==> flow/design.v <==
module ahb_master(
  input hclk,
  input hresetn,
  input enable,
  input [31:0] dina,
  input [31:0] dinb,
  input [31:0] addr,
  input wr,
  input hreadyout,
  input hresp,
  input [31:0] hrdata,
  input [1:0] slave_sel,
  output reg [1:0] sel,
  output reg [31:0] haddr,
  output reg hwrite,
  output reg [2:0] hsize,
  output reg [2:0] hburst,
  output reg [3:0] hprot,
  output reg [1:0] htrans,
  output reg hmastlock,
  output reg hready,
  output reg [31:0] hwdata,
  output reg [31:0] dout
);
reg [1:0] state, next_state;
parameter idle = 2'b00, s1 = 2'b01, s2 = 2'b10, s3 = 2'b11;
always @(posedge hclk, negedge hresetn) begin
  if(!hresetn) begin
    state <= idle;
  end
  else begin
    state <= next_state;
  end
end
always @(*) begin
  case(state)
    idle: begin
      if(enable == 1'b1) begin
        next_state = s1;
      end
      else begin
        next_state = idle;
      end
    end
    s1: begin
      if(wr == 1'b1) begin
        next_state = s2;
      end
      else begin
        next_state = s3;
      end
    end
    s2: begin
      if(enable == 1'b1) begin
        next_state = s1;
      end
      else begin
        next_state = idle;
      end
    end
    s3: begin
      if(enable == 1'b1) begin
        next_state = s1;
      end
      else begin
        next_state = idle;
      end
    end
    default: begin
      next_state = idle;
    end
  endcase
end
always @(posedge hclk, negedge hresetn) begin
  if(!hresetn) begin
    sel <= 2'b00;
    haddr <= 32'h0000_0000;
    hwrite <= 1'b0;
    hsize <= 3'b000;
    hburst <= 3'b000;
    hprot <= 4'b0000;
    htrans <= 2'b00;
    hmastlock <= 1'b0;
    hready <= 1'b0;
    hwdata <= 32'h0000_0000;
    dout <= 32'h0000_0000;
  end
  else begin
    case(next_state)
      idle: begin 
        sel <= slave_sel;
        haddr <= addr;
        hwrite <= hwrite;
        hburst <= hburst;
        hready <= 1'b0;
        hwdata <= hwdata;
        dout <= dout;
      end
      s1: begin 
        sel <= 	slave_sel;
        haddr <= addr;
        hwrite <= wr;
        hburst <= 3'b000;
        hready <= 1'b1;
        hwdata <= dina+dinb;
        dout <= dout;
      end
      s2: begin 
        sel <= sel;
        haddr <= addr;
        hwrite <= wr;
        hburst <= 3'b000;
        hready <= 1'b1;
        hwdata <= dina+dinb;
        dout <= hwdata;
      end
      s3: begin 
        sel <= sel;
        haddr <= addr;
        hwrite <= wr;
        hburst <= 3'b000;
        hready <= 1'b1;
        hwdata <= hwdata;
        dout <= hrdata;
      end
      default: begin 
        sel <= slave_sel;
        haddr <= haddr;
        hwrite <= hwrite;
        hburst <= hburst;
        hready <= 1'b0;
        hwdata <= hwdata;
        dout <= dout;
      end
    endcase
  end
end
endmodule
# Reports on ahb_master
# The steps from the RTL of ahb_master to its reports follow in flow order.
# Lines are those of the file above, counted from 1.
# Operators: Yosys type, input widths -> output width; for muxes data width and select width s.
# The mark n/a stands for no value.
[inputs] design="ahb_master" clock_port="hclk" library="sky130hd" lib_corner="tt_025C_1v80"

# Word level
# Yosys after proc, flatten, opt, wreduce and memory -nomap, before mapping. Memory bits, and registers merged into a memory's read port (data or address), are not among the register bits. Print and check cells are not counted. Equal cells are merged and count once.
[op_classes] add_sub_neg=1 eq_ne=6 n_mux=10 reduce_logical=9
[ops] operator="$pmux 32 s2" n=1
[ops] operator="$mux 32" n=2
[ops] operator="$add 32x32->32" n=1
[ops] operator="$eq 2x2->1 const B" n=4
[ops] operator="$reduce_or 2->1" n=4
[ops] operator="$reduce_or 3->1" n=2
[ops] operator="$eq 2x1->1 const B" n=2
[ops] operator="$logic_not 2->1" n=2
[ops] operator="$reduce_or 4->1" n=1
[ops] operator="$pmux 2 s2" n=1
[ops] operator="$mux 3" n=1
[ops] operator="$mux 1" n=3
[ops] operator="$pmux 1 s2" n=1
[ops] operator="$mux 2" n=1
[word_totals] regBits=105 inputBits=136 output_inout_bits=113 wordCells=34

# Longest topological paths
# Yosys ltp: most cells in a row. Word level: on the elaborated netlist, between registers, memories and ports. Mapped: between sequential cells and ports; inverters and the memories' decode and read muxes count.
[logic_depth] word_depth=6 ABC_AREA=0 ltp_mapped=11 ltp_nobuf=9

# Mapped cells and area
# The flow's flattened synthesis, as Yosys stat reports it; memories are mapped. The netlist is that of the ABC_AREA named above (0 if unset); the other value can give another one.
# Totals and module areas in this step are rounded.
[by_type] type="sky130_fd_sc_hd__dfrtp_1" n=103 type_area_um2=2.58E+03
[by_type] type="sky130_fd_sc_hd__ha_1" n=36 type_area_um2=450.432
[by_type] type="sky130_fd_sc_hd__mux2i_1" n=34 type_area_um2=340.326
[by_type] type="sky130_fd_sc_hd__nand2_1" n=65 type_area_um2=243.984
[by_type] type="sky130_fd_sc_hd__mux2_2" n=21 type_area_um2=236.477
[by_type] type="sky130_fd_sc_hd__o21ai_0" n=43 type_area_um2=215.206
[by_type] type="sky130_fd_sc_hd__xnor2_1" n=17 type_area_um2=148.893
[by_type] type="sky130_fd_sc_hd__a21oi_1" n=26 type_area_um2=130.125
[by_type] type="sky130_fd_sc_hd__buf_4" n=13 type_area_um2=97.594
[by_type] type="sky130_fd_sc_hd__nor2_1" n=25 type_area_um2=93.84
[by_type] type="sky130_fd_sc_hd__a21o_1" n=12 type_area_um2=90.086
[by_type] type="sky130_fd_sc_hd__clkbuf_1" n=20 type_area_um2=75.072
[by_type] type="sky130_fd_sc_hd__nand4_1" n=12 type_area_um2=75.072
[by_type] type="sky130_fd_sc_hd__a21oi_2" n=7 type_area_um2=61.309
[by_type] type="sky130_fd_sc_hd__xor2_1" n=7 type_area_um2=61.309
[by_type] type="sky130_fd_sc_hd__nor3_1" n=9 type_area_um2=45.043
[by_type] type="sky130_fd_sc_hd__o21a_1" n=6 type_area_um2=45.043
[by_type] type="sky130_fd_sc_hd__o21ai_1" n=9 type_area_um2=45.043
# Other cell types: 41; their cells: 82.
[mapped] cells=547 mapped_area_mm2=0.005675 ffs=104 n_buf=40

# Timing after synthesis
# Source: OpenSTA report_checks on the synthesized netlist (no wires, ideal clock, input and output delay 20% of the period each), path of least setup slack; recovery checks are left aside. Register names are those of the netlist, which keeps one name where synthesis merged equal registers.
[synth_path] kind="input port to flip-flop" startpoint="in dina[0]" endpoint="reg hwdata[22]" period_ns=2.95 setup_ns=0.125 t_first_pin_ns=0.590 arrival_time_ns=2.609 path_slack_ns=0.216 path_delay_ns=2.144 path_stages=9 n_path_buf=0 period_less_setup_slack_ns=2.734
# "path_delay_ns" is the arrival time less input delay plus setup time.
# "path_stages" counts driving pins, that of a launching flip-flop among them; a cell with two outputs on the path counts twice.
# "period_less_setup_slack_ns" is the clock period less the worst setup slack; recovery checks do not enter. This is arithmetic on one report: input and output delays are still those of the set period (20% each).
# The rows between start and end are the longest chain of elaborated cells between them; the timing report does not say that the signal goes this way. Where chains are equally long, one stands for them.
# A line is the first line of the expression or statement that the cell stems from. Yosys adds cells for indexed reads and writes and turns some case tables into memories.
# At most two assigning lines are given for a register; there are more.
[synth_between] path_cell_list="sky130_fd_sc_hd__ha_1 > sky130_fd_sc_hd__fa_1 > sky130_fd_sc_hd__a21o_1 > sky130_fd_sc_hd__a221oi_2 > sky130_fd_sc_hd__o31ai_2 > sky130_fd_sc_hd__a211oi_2 > sky130_fd_sc_hd__o21ai_1 > sky130_fd_sc_hd__xor2_1 > sky130_fd_sc_hd__mux2_4" elab_chain_len=2 cone_cells=2
[synth_lines] element="start: declaration" line_no=5 rtl="input [31:0] dina,"
[synth_lines] element="$add 32x32->32" line_no=114 rtl="hwdata <= dina+dinb;"
[synth_lines] element="$mux 32" line_no=89 rtl="case(next_state)"
[synth_lines] element="end: assignment" line_no=96 rtl="hwdata <= hwdata;"
[synth_lines] element="end: assignment" line_no=105 rtl="hwdata <= dina+dinb;"
[synth_lines] element="end: declaration" line_no=22 rtl="output reg [31:0] hwdata,"

# Path in the finished layout
# From the final timing report of flow run 1: the path of least setup slack in the routed layout; clock arrival at registers is part of the times.
[layout_path] kind="input port to flip-flop" startpoint="in dinb[1]" endpoint="reg hwdata[31]" period_ns=2.83 setup_ns=0.08 t_first_pin_ns=0.57 arrival_time_ns=2.94 path_slack_ns=0.14 path_stages=10 n_path_buf=2
# The rows between start and end are the longest chain of elaborated cells between them; the timing report does not say that the signal goes this way. Where chains are equally long, one stands for them.
# At most two assigning lines are given for a register; there are more.
[layout_between] path_cell_list="sky130_fd_sc_hd__clkdlybuf4s50_1 > sky130_fd_sc_hd__ha_1 > sky130_fd_sc_hd__a21o_1 > sky130_fd_sc_hd__a31oi_2 > sky130_fd_sc_hd__o21ai_1 > sky130_fd_sc_hd__a211oi_2 > sky130_fd_sc_hd__buf_4 > sky130_fd_sc_hd__nor3_1 > sky130_fd_sc_hd__or3_1 > sky130_fd_sc_hd__a31oi_1" elab_chain_len=2 cone_cells=2
[layout_lines] element="start: declaration" line_no=6 rtl="input [31:0] dinb,"
[layout_lines] element="$add 32x32->32" line_no=114 rtl="hwdata <= dina+dinb;"
[layout_lines] element="$mux 32" line_no=89 rtl="case(next_state)"
[layout_lines] element="end: assignment" line_no=96 rtl="hwdata <= hwdata;"
[layout_lines] element="end: assignment" line_no=105 rtl="hwdata <= dina+dinb;"
[layout_lines] element="end: declaration" line_no=22 rtl="output reg [31:0] hwdata,"

Subject: ahb_master on sky130hd, stored results

Hello all,

Settings and measured results of 2 stored flow runs for module ahb_master (sky130hd), not sorted in any way. The constraints put input and output delay at 20% of the set period each and load the outputs with 0.01 pF.
By "achieved clock period" is meant the clock period of the run minus its worst setup slack. This is arithmetic on one report: input and output delays are still those of the set period (20% each).
By "worst setup path time" is meant the share of the clock period that the worst setup path is allowed (20% is reserved at inputs, 20% at outputs), minus its slack. Clock arrival times at its registers enter into it.
By "power" is meant OpenSTA's value without simulated activity: inputs other than the clock are taken to toggle once in ten clock periods, and the tool carries that through the logic.
Measured values are rounded.
[flow run 1] settings: period_ns=2.83, CAP_MARGIN=20, CORE_MARGIN=2, CORE_UTILIZATION=40, SLEW_MARGIN=20
[flow run 1] result: chip area after synthesis (Yosys) 0.005675 mm2, die area 0.01516 mm2, standard-cell area of the final layout 0.009045 mm2, utilization 65.2 %, worst setup slack after layout 0.142 ns, total negative slack 0.000 ns, power 6.667 mW, achieved clock period 2.688 ns, worst setup path time 2.12 ns, worst setup path kind input port to flip-flop
[flow run 2] settings: period_ns=2.26, CORE_UTILIZATION=62, SETUP_SLACK_MARGIN=0.43, PLACE_DENSITY_LB_ADDON=0.05, CORE_ASPECT_RATIO=1.64, CORE_MARGIN=6, GPL_TIMING_DRIVEN=1, GPL_ROUTABILITY_DRIVEN=0, CTS_CLUSTER_DIAMETER=257, SLEW_MARGIN=20, MIN_ROUTING_LAYER=met2, MAX_ROUTING_LAYER=met5, CAP_MARGIN=20
[flow run 2] result: did not finish, placement stopped with FLW-0024

Thanks
